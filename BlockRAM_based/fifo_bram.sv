==> flow/design.v <==
module bram #(
   parameter DATA_W = 8 ,   
   parameter DEPTH  = 8 ,   
   parameter ADDR_W = $clog2(DEPTH)  
)(
   input  logic              clk     ,    
   input  logic              i_wren  ,   
   input  logic [ADDR_W-1:0] i_waddr ,   
   input  logic [DATA_W-1:0] i_wdata ,   
   input  logic [ADDR_W-1:0] i_raddr ,   
   output logic [DATA_W-1:0] o_rdata     
);
(* ram_style = "block" *)
logic [DATA_W-1:0] dt_arr_rg [DEPTH] ;
always_ff @(posedge clk) begin         
   if (i_wren) begin                          
      dt_arr_rg[i_waddr] <= i_wdata  ;      
   end
end
always_ff @(posedge clk) begin         
   o_rdata <= dt_arr_rg[i_raddr];
end
endmodule
module fifo_bram #(
   parameter DATA_W  = 4      ,   
   parameter DEPTH   = 8      ,   
   parameter PTR_SZ  = $clog2(DEPTH)    
)(
   input               clk         ,   
   input               rstn        ,   
   input               i_wren      ,   
   input  [DATA_W-1:0] i_wrdata    ,   
   output              o_full      ,   
   input               i_rden      ,   
   output [DATA_W-1:0] o_rddata    ,   
   output              o_empty         
);
logic [PTR_SZ-1:0] wrptr_rg   ;   
logic [PTR_SZ-1:0] rdptr_rg   ;   
logic [PTR_SZ-1:0] nxt_wrptr  ;   
logic [PTR_SZ-1:0] nxt_rdptr  ;   
logic [PTR_SZ-1:0] rdaddr     ;   
logic [PTR_SZ-0:0] dcount_rg  ;   
logic              wren           ;   
logic              rden           ;   
logic              full           ;   
logic              empty          ;   
logic              empty_extnd_rg ;   
bram #(
   .DATA_W  (DATA_W),
   .DEPTH   (DEPTH)
) inst_bram (
   .clk      (clk),
   .i_wren   (wren)     ,
   .i_waddr  (wrptr_rg) ,
   .i_wdata  (i_wrdata) ,
   .i_raddr  (rdaddr)   ,
   .o_rdata  (o_rddata)
);
always_ff @(posedge clk) begin
   if (!rstn) begin      
      wrptr_rg       <= 0 ;
      rdptr_rg       <= 0 ;      
      dcount_rg      <= 0 ;
      empty_extnd_rg <= 1'b0;
   end
   else begin            
      if (wren) begin             
         wrptr_rg <= nxt_wrptr;
      end
      if (rden) begin       
         rdptr_rg <= nxt_rdptr;
      end
      if (wren && (wrptr_rg == rdaddr)) empty_extnd_rg <= 1'b1;
      else                              empty_extnd_rg <= 1'b0;
      if (wren && !rden) begin           
         dcount_rg <= dcount_rg + 1 ;
      end                    
      else if (!wren && rden) begin      
         dcount_rg <= dcount_rg - 1 ;         
      end
   end
end
assign full  = (dcount_rg == DEPTH);
assign empty = (dcount_rg == 0) | empty_extnd_rg ;
assign wren  = i_wren & !full  ;   
assign rden  = i_rden & !empty ;   
assign nxt_wrptr   = (wrptr_rg == DEPTH-1)? 0 : wrptr_rg + 1 ;
assign nxt_rdptr   = (rdptr_rg == DEPTH-1)? 0 : rdptr_rg + 1 ;
assign rdaddr      = rden ? nxt_rdptr : rdptr_rg ;
assign o_full  = full  ;
assign o_empty = empty ;
endmodule
# == Step by step through the tools: fifo_bram ==
# What the tools print for fifo_bram, step after step.
# Lines are those of the file above, counted from 1.
# Operators carry their Yosys type and port widths (W data, S select, Z words).
# A cell with - has no value.
# setup
design,fifo_bram
clk_port,clk
cell_library,sky130hd
pvt_corner,tt_025C_1v80

# == After elaboration ==
# Source: Yosys, flattened and elaborated, memories not mapped. Widths are those after wreduce. Print and check cells do not count. Equal cells are merged and count once.
# Yosys's memory passes give these memory sizes; they may raise the number of words (mostly to a power of two), join words into wider ones and drop unused or constant bits.
# bits
input_bits,8
out_inout_bits,6
latch_bits,0
ram_bits,32
romBits,0
word_cells,34
clocked_rd_ports_x_width,4
regBits,11
mem_count,1
# classes
shifts,0
muxes,9
n_div,0
reduce_and_logical,9
mul,0
compare,0
addsub,4
n_logic,3
eq_ne,4
# mem_list
memory,words,width,rd,write_ports,line,text
inst_bram.dt_arr_rg,8,4,1,1,14,logic [DATA_W-1:0] dt_arr_rg [DEPTH] ;
# op_table
op,n
$mux W4,3
$mux W3,4
$add A3 B1 Y3 const B,2
$eq A3 B3 Y1 const B,2
$logic_not A1 Y1,4
$add A4 B1 Y4 const B,1
$sub A4 B1 Y4 const B,1
$eq A4 B4 Y1 const B,1
$logic_not A4 Y1,1
$logic_and A1 B1 Y1,3
$eq A3 B3 Y1,1
$and A1 B1 Y1,2
$reduce_bool A2 Y1,1
$mux W1,2
$or A1 B1 Y1,1

# == Longest topological paths ==
# Depth = most cells in a row (Yosys ltp): at word level without a register or memory, in the mapped netlist without a sequential cell, where the memories' decode and read muxes count.
# logic_depth
ltp_word,8
ABC_AREA,0
mapped_depth,12
depth_no_buf,12

# == Mapped cells and area ==
# Source: synth_stat.txt of the flow (Yosys; design flattened, memories mapped). It holds for the ABC_AREA given above (unset counts as 0); a run with the other value may have another netlist.
# synth_totals
buf_cells,6
area_um2,2209.6
mapped_cells,186
sequential_area_um2,1261.2
ffs,47
# by_type
cell_type,n,type_area_um2
sky130_fd_sc_hd__edfxtp_1,32,960.922
sky130_fd_sc_hd__dfxtp_1,15,300.288
sky130_fd_sc_hd__ha_1,7,87.584
sky130_fd_sc_hd__o21ai_0,17,85.082
sky130_fd_sc_hd__a21boi_0,8,60.058
sky130_fd_sc_hd__nand2_1,12,45.043
sky130_fd_sc_hd__nor2_1,10,37.536
sky130_fd_sc_hd__nand3_1,7,35.034
sky130_fd_sc_hd__xnor2_1,4,35.034
sky130_fd_sc_hd__nand2b_1,5,31.28
sky130_fd_sc_hd__a221o_1,3,30.029
sky130_fd_sc_hd__a211o_1,3,26.275
sky130_fd_sc_hd__and2_1,4,25.024
sky130_fd_sc_hd__and3_1,4,25.024
sky130_fd_sc_hd__nor3_1,5,25.024
sky130_fd_sc_hd__mux2_2,2,22.522
sky130_fd_sc_hd__o211ai_1,3,22.522
sky130_fd_sc_hd__fa_1,1,20.019
# Other cell types: 27; their cells: 44.
# By module: a second synthesis without flattening, with its own total; a netlist apart from the flattened one above.
# unflattened
cells_unflattened,146
hier_area_um2,2112.0
# Rows give one instance, submodules left out.
# modules
mod,instances,mod_seq_area_um2,cells,area_um2
bram,1,1041.0,63,1370.1
fifo_bram,1,220.2,83,742.0

# == Path before layout ==
# Source: OpenSTA report_checks on the synthesized netlist (no wires, ideal clock, input and output delay 20% of the period each), path of least setup slack; recovery checks are left aside. Register names are those of the netlist, which keeps one name where synthesis merged equal registers.
# synth_timing
path_type,in2reg
start,in i_rden
end,reg dcount_rg[3]
t_required_ps,3724
path_slack_ps,1241
input_delay_ps,760
path_delay_ps,1800
path_buffers,0
clock_period_ps,3800
driving_pins,10
setup_ps,76
t_first_pin_ps,760
arrival_time_ps,2484
period_less_setup_slack_ps,2559
# "path_delay_ps" is the arrival time less input delay plus setup time.
# "driving_pins" counts driving pins, that of a launching flip-flop among them; a cell with two outputs on the path counts twice.
# "period_less_setup_slack_ps" = period - worst setup slack (recovery checks aside). The figure is calculated, with input and output delays left at 20% of the set period.
# Between the ends stands the longest chain of elaborated cells between them, by number of cells; it is not shown to be the way that was timed. Of several equally long chains one is given.
# Each line given opens the expression or statement behind the cell; cells for indexed reads and writes are added by Yosys, which also makes memories of some case tables.
# At most two assigning lines are given for a register; there are more.
# synth_via
path_cell_list,sky130_fd_sc_hd__and2b_1 sky130_fd_sc_hd__nand2_2 sky130_fd_sc_hd__ha_1 sky130_fd_sc_hd__inv_1 sky130_fd_sc_hd__ha_1 sky130_fd_sc_hd__a21o_1 sky130_fd_sc_hd__a21oi_1 sky130_fd_sc_hd__xnor2_1 sky130_fd_sc_hd__or3_1 sky130_fd_sc_hd__a21boi_0
elab_chain_cells,4
cone_cells,7
cone_lines,3
cone_classes,mux: 2; logic: 1; reduce/logical: 4
# synth_lines
item,line,text
from (decl),34,"input               i_rden      ,"
$and A1 B1 Y1,87,assign rden  = i_rden & !empty ;
$logic_and A1 B1 Y1,79,else if (!wren && rden) begin
$mux W4,79,
$mux W4,76,if (wren && !rden) begin
to (assign),77,dcount_rg <= dcount_rg + 1 ;
to (assign),80,dcount_rg <= dcount_rg - 1 ;
to (decl),43,logic [PTR_SZ-0:0] dcount_rg  ;

# == Path in the finished layout ==
# Path of least setup slack in the final report of stored run 1 (OpenROAD, finished layout, wires in). Where an end is a register, its clock arrival counts in the times.
# The path's times are printed in steps of 10 ps; the period is the one set.
# layout_timing
path_type,reg2reg
start,reg dcount_rg[1]
end,reg dcount_rg[3]
path_buffers,0
setup_ps,60
driving_pins,11
arrival_time_ps,2410
t_required_ps,2290
clock_period_ps,2060
t_first_pin_ps,290
path_slack_ps,-120
# Between the ends stands the longest chain of elaborated cells between them, by number of cells; it is not shown to be the way that was timed. Of several equally long chains one is given.
# At most two assigning lines are given for a register; there are more.
# layout_via
path_cell_list,sky130_fd_sc_hd__dfxtp_2 sky130_fd_sc_hd__or4_4 sky130_fd_sc_hd__nand2_4 sky130_fd_sc_hd__ha_4 sky130_fd_sc_hd__inv_4 sky130_fd_sc_hd__ha_4 sky130_fd_sc_hd__a21o_1 sky130_fd_sc_hd__a21oi_2 sky130_fd_sc_hd__xnor2_1 sky130_fd_sc_hd__or3_1 sky130_fd_sc_hd__a21boi_1
elab_chain_cells,7
cone_cells,16
cone_lines,8
cone_classes,add/sub: 2; eq/ne: 1; mux: 2; logic: 3; reduce/logical: 8
# layout_lines
item,line,text
from (decl),43,logic [PTR_SZ-0:0] dcount_rg  ;
from (assign),77,dcount_rg <= dcount_rg + 1 ;
from (assign),80,dcount_rg <= dcount_rg - 1 ;
$eq A4 B4 Y1,84,assign full  = (dcount_rg == DEPTH);
$logic_not A1 Y1,86,assign wren  = i_wren & !full  ;
$and A1 B1 Y1,86,
$logic_not A1 Y1,79,else if (!wren && rden) begin
$logic_and A1 B1 Y1,79,
$mux W4,79,
$mux W4,76,if (wren && !rden) begin
to (assign),77,
to (assign),80,
to (decl),43,

# Design fifo_bram on sky130hd. What follows are 2 stored runs of the flow, each under its own settings; their order means nothing. The constraints put input and output delay at 20% of the set period each and load the outputs with 0.01 pF.
# By "worst_path_ps" is meant the share of the clock period that the worst setup path is allowed (20% is reserved at inputs, 20% at outputs), minus its slack. Clock arrival times at its registers enter into it.
# By "final_power_mw" is meant OpenSTA's value without simulated activity: inputs other than the clock are taken to toggle once in ten clock periods, and the tool carries that through the logic.
# "worst_path_ps" is given in steps of 10 ps.
# A setting shown as - is not set for that run.
item,stored run 1,stored run 2
period_ns,2.06,1.68
CORE_UTILIZATION,20,44
SETUP_SLACK_MARGIN,0.55,0.41
PLACE_DENSITY_LB_ADDON,0.13,0.01
CORE_ASPECT_RATIO,1.26,0.85
CTS_CLUSTER_SIZE,25,-
SLEW_MARGIN,25,20
MAX_ROUTING_LAYER,met5,-
CAP_MARGIN,20,20
CORE_MARGIN,2,9
TNS_END_PERCENT,-,95
MIN_ROUTING_LAYER,-,met1
dieArea_um2,11910.6,7905.6
timing.setup.ws_ps,-120,-533
fin_util_pct,29.1,62.6
finish.stdcell_area_um2,3160.5,2989.1
final_power_mw,4.452,5.142
worst_path_ps,2180,2210
timing.worst_path_kind,reg2reg,reg2reg
timing.hold.ws_ps,551,547
synthArea_um2,2209.6,2209.6
